==> flow/design.v <==
package pipeline_types_pkg;
  typedef struct packed {
    logic [31:0] instr;
    logic [31:0] pc_plus4;
  } id_pipe_t;
  typedef struct packed {
    logic        we_reg;
    logic [1:0]  dm2reg;
    logic        we_dm;
    logic [1:0]  rf_awd_src;
    logic [2:0]  alu_ctrl;
    logic        alu_src;
    logic [1:0]  reg_dst;
    logic        hilo_we;
    logic [31:0] rd1_rf;
    logic [31:0] rd2_rf;
    logic [31:0] sext_imm;
    logic [4:0]  rs;
    logic [4:0]  rt;
    logic [4:0]  rd;
    logic [4:0]  shamt;
    logic [31:0] pc_plus4;
  } exe_pipe_t;
  typedef struct packed {
    logic [31:0] alu_out;
    logic [31:0] lowd_rf;
    logic [31:0] hiwd_rf;
    logic [4:0]  rf_wa;
    logic        we_reg;
    logic [1:0]  dm2reg;
    logic        we_dm;
    logic [1:0]  rf_awd_src;
    logic [31:0] wd_dm;
    logic [31:0] pc_plus4;
  } mem_pipe_t;
  typedef struct packed {
    logic [31:0] rd_dm;
    logic [31:0] awd_rf;
    logic        we_reg;
    logic [1:0]  dm2reg;
    logic [4:0]  rf_wa;
    logic [31:0] pc_plus4;
  } wb_pipe_t;
endpackage
module dmem (
    input  wire        clk,
    input  wire        we,
    input  wire [ 5:0] a,
    input  wire [31:0] d,
    output wire [31:0] q,
    input  wire        rst
);
  reg [31:0] ram[64];
  integer i;
  always @(posedge clk) begin
    if (rst) begin
      for (i = 0; i < 32; i = i + 1)
        ram[i] = 32'hFFFFFFFF;
    end
    else if (we) begin
      ram[a] <= d;
    end
  end
  assign q = ram[a];
endmodule
# Step by step through the tools: dmem
# The steps from the RTL of dmem to its reports follow in flow order.
# Line numbers count from 1 in the design file above.
# Cell names lack the library's common part.
# Not given: --
# design
design	dmem
clock	clk
library	sky130hd
corner	tt_025C_1v80

# Word-level counts
# Yosys after proc, flatten, opt, wreduce and memory -nomap, before mapping. Enables and synchronous resets that opt folds into registers are not counted as muxes. Memory bits, and registers merged into a memory's read port (data or address), are not among the register bits. Print and check cells are not counted. Equal cells are merged and count once.
# Memory sizes are those after Yosys's memory passes, which may raise the word count (mostly to a power of two), join words into wider ones and drop unused or constant bits.
# bits
regBits	0
output_inout_bits	32
mem_bits_rw	2048
word_cells	8
in_bits	41
memories	1
# op_classes
mux	7
# memory_table
memory	words	width	line	source
ram	64	32	53	reg [31:0] ram[64];
# op_table
operator	count
2-to-1 mux 32 bit	2
2-to-1 mux 6 bit	2
2-to-1 mux 1 bit	3

# Logic depth
# Depth = most cells in a row (Yosys ltp): at word level without a register or memory, in the mapped netlist without a sequential cell, where the memories' decode and read muxes count.
# logic_depth
ltp_word	2
ABC_AREA	1
depth_mapped	14
mapped_depth_nobuf	11

# Netlist
# The flow's flattened synthesis, as Yosys stat reports it; memories are mapped. The netlist is that of the ABC_AREA named above (0 if unset); the other value can give another one.
# Totals and module areas in this step are rounded.
# synth_totals
sequential_area_mm2	0.061
ff_cells	2048
yosys_area_mm2	0.09
mapped_cells	9713
n_buf	624
# types
cell	count	area_total_um2
edfxtp_1	2048	6.15E+04
nand2_1	6759	2.54E+04
clkbuf_1	532	2E+03
nor2_1	143	536.765
buf_2	45	225.216
inv_1	57	213.955
o21ai_0	38	190.182
buf_1	47	176.419
o211ai_1	7	52.55
inv_2	12	45.043
nor3_1	8	40.038
or2_2	6	37.536
nor3_2	3	30.029
nand3_1	5	25.024
nor2_2	2	12.512
nor4_1	1	6.256

# Path before layout
# Path of least setup slack by OpenSTA after synthesis, without wires, with an ideal clock, recovery checks aside; 20% of the period is set as input and as output delay. Where synthesis merged equal registers, the netlist keeps one of their names.
# synth_path
kind	in2reg
from	input port a[2]
to	memory ram[55][0]
clock_period_ns	6.06
launch_ns	1.212
slack_ns	0.637
path_stages	7
t_required_ns	5.558
t_arrival_ns	4.921
n_path_buf	1
setup_ns	0.502
in_delay_ns	1.212
delay_ns	4.211
synth_period_reached_ns	5.423
# "delay_ns" is the arrival time less input delay plus setup time.
# "path_stages": output pins that drive a net of the path, with the launching flip-flop's if there is one; two outputs of one cell count as two.
# "synth_period_reached_ns" = period - worst setup slack (recovery checks aside). The figure is calculated, with input and output delays left at 20% of the set period.
# The rows between start and end are the longest chain of elaborated cells between them; the timing report does not say that the signal goes this way. Where chains are equally long, one stands for them.
# Each line given opens the expression or statement behind the cell; cells for indexed reads and writes are added by Yosys, which also makes memories of some case tables.
# synth_via
path_cell_list	buf_2 nand2_1 nor2_1 inv_1 nor2_1 inv_1 nor4_1
elab_chain_cells	2
cells_between	2
cone_lines	2
cone_classes	mux: 2
# synth_rtl
element	line	source
start, declared	48	input  wire [ 5:0] a,
2-to-1 mux 6 bit	60	else if (we) begin
2-to-1 mux 6 bit	56	if (rst) begin
end, declared	53	reg [31:0] ram[64];

# Path in the finished layout
# Path of least setup slack in the final report of run 1 (OpenROAD, finished layout, wires in). Where an end is a register, its clock arrival counts in the times.
# layout_path
kind	in2out
from	input port a[0]
to	output port q[7]
n_path_buf	7
launch_ns	0.58
t_arrival_ns	2.72
out_delay_ns	0.58
t_required_ns	2.33
path_stages	18
slack_ns	-0.39
in_delay_ns	0.58
clock_period_ns	2.91
# The rows between start and end are the longest chain of elaborated cells between them; the timing report does not say that the signal goes this way. Where chains are equally long, one stands for them.
# A memory read counts as a cell of the chain, while the word-level depth stops at memories.
# layout_via
path_cell_list	buf_12 inv_8 buf_12 clkbuf_16 buf_16 buf_8 clkbuf_16 nand2_2 nand2_1 nand2_1 nand2_1 nand2_1 nand2_2 nand2_2 nand2_4 nor2_4 nand2_4 buf_6
elab_chain_cells	1
cells_between	1
cone_lines	1
cone_classes	memory: 1
# layout_rtl
element	line	source
start, declared	48	input  wire [ 5:0] a,
memory read (64 x 32 bit)	53	reg [31:0] ram[64];
end, declared	50	output wire [31:0] q,

Appendix: measured runs

Record of 2 stored runs of the RTL-to-layout flow on dmem, platform sky130hd. The runs are unordered. Constraints: input delay and output delay 20% of the set period each, output load 0.01 pF.
"achieved_period_ns": clock period set for the run, less the worst setup slack. It is reckoned from that one timing run; input and output delays stay at 20% of the period that was set.
"worstPathTime_ns" = time allowed to the worst setup path (clock period - input delay - output delay, where it has them) - its slack; a late launch clock adds to it, a late capture clock takes from it.
"power.total_uw": no workload was simulated; the value follows from the tool's default switching activity.
The results are shown rounded.

Run 1, flow files:
==> flow/run.sh <==
#!/bin/bash
# the make line also repeats the synthesis and layout settings of config.mk as NAME=value (left out here)
make -C /OpenROAD-flow-scripts/flow DESIGN_CONFIG=/design/flow/config.mk WORK_HOME=/design/flow/orfs CLKGATE_MAP_FILE= finish
==> flow/config.mk <==
export PLATFORM = sky130hd
export DESIGN_NAME = dmem
export DESIGN_NICKNAME = dmem
export VERILOG_FILES = /design/flow/design.v
export SDC_FILE = /design/flow/constraint.sdc
export NUM_CORES = 4
export LEC_CHECK = 0
export ABC_AREA = 1
export CAP_MARGIN = 35
export CELL_PAD_IN_SITES_GLOBAL_PLACEMENT = 3
export CORE_MARGIN = 2
export CORE_UTILIZATION = 22
export CTS_CLUSTER_DIAMETER = 154
export CTS_CLUSTER_SIZE = 81
export GPL_TIMING_DRIVEN = 0
export HOLD_SLACK_MARGIN = 0.18
export MAX_ROUTING_LAYER = met4
export PLACE_DENSITY = 0.84
export SLEW_MARGIN = 0
export TNS_END_PERCENT = 15
==> flow/constraint.sdc <==
create_clock -name core_clock -period 2.91 [get_ports {clk}]
set_input_delay 0.5820 -clock core_clock [delete_from_list [all_inputs] [get_ports {clk}]]
set_output_delay 0.5820 -clock core_clock [all_outputs]
set_load 0.01 [all_outputs]

==> results of run 1, as CSV <==
result,value
synthesis_area_mm2,0.09
die_area_mm2,0.42
layout_stdcell_area_mm2,0.11
fin_util_pct,27
timing.setup.ws_ns,-0.39
setup_tns_ns,-12
final_hold_ws_ns,0.36
power.total_uw,54000
achieved_period_ns,3.302
worstPathTime_ns,2.14
timing.worst_path_kind,"in2out"

Run 2, flow files:
==> flow/run.sh <==
#!/bin/bash
# the make line also repeats the synthesis and layout settings of config.mk as NAME=value (left out here)
make -C /OpenROAD-flow-scripts/flow DESIGN_CONFIG=/design/flow/config.mk WORK_HOME=/design/flow/orfs CLKGATE_MAP_FILE= finish
==> flow/config.mk <==
export PLATFORM = sky130hd
export DESIGN_NAME = dmem
export DESIGN_NICKNAME = dmem
export VERILOG_FILES = /design/flow/design.v
export SDC_FILE = /design/flow/constraint.sdc
export NUM_CORES = 4
export LEC_CHECK = 0
export CAP_MARGIN = 20
export CORE_ASPECT_RATIO = 1.85
export CORE_MARGIN = 8
export CORE_UTILIZATION = 46
export CTS_CLUSTER_SIZE = 63
export GPL_ROUTABILITY_DRIVEN = 0
export MAX_ROUTING_LAYER = met5
export SETUP_SLACK_MARGIN = 0.14
export SLEW_MARGIN = 20
==> flow/constraint.sdc <==
create_clock -name core_clock -period 2.58 [get_ports {clk}]
set_input_delay 0.5160 -clock core_clock [delete_from_list [all_inputs] [get_ports {clk}]]
set_output_delay 0.5160 -clock core_clock [all_outputs]
set_load 0.01 [all_outputs]

==> results of run 2, as CSV <==
result,value
synthesis_area_mm2,0.086
die_area_mm2,0.2
layout_stdcell_area_mm2,0.11
fin_util_pct,57
timing.setup.ws_ns,-0.98
setup_tns_ns,-27
final_hold_ws_ns,0.18
power.total_uw,72000
achieved_period_ns,3.564
worstPathTime_ns,2.53
timing.worst_path_kind,"in2out"
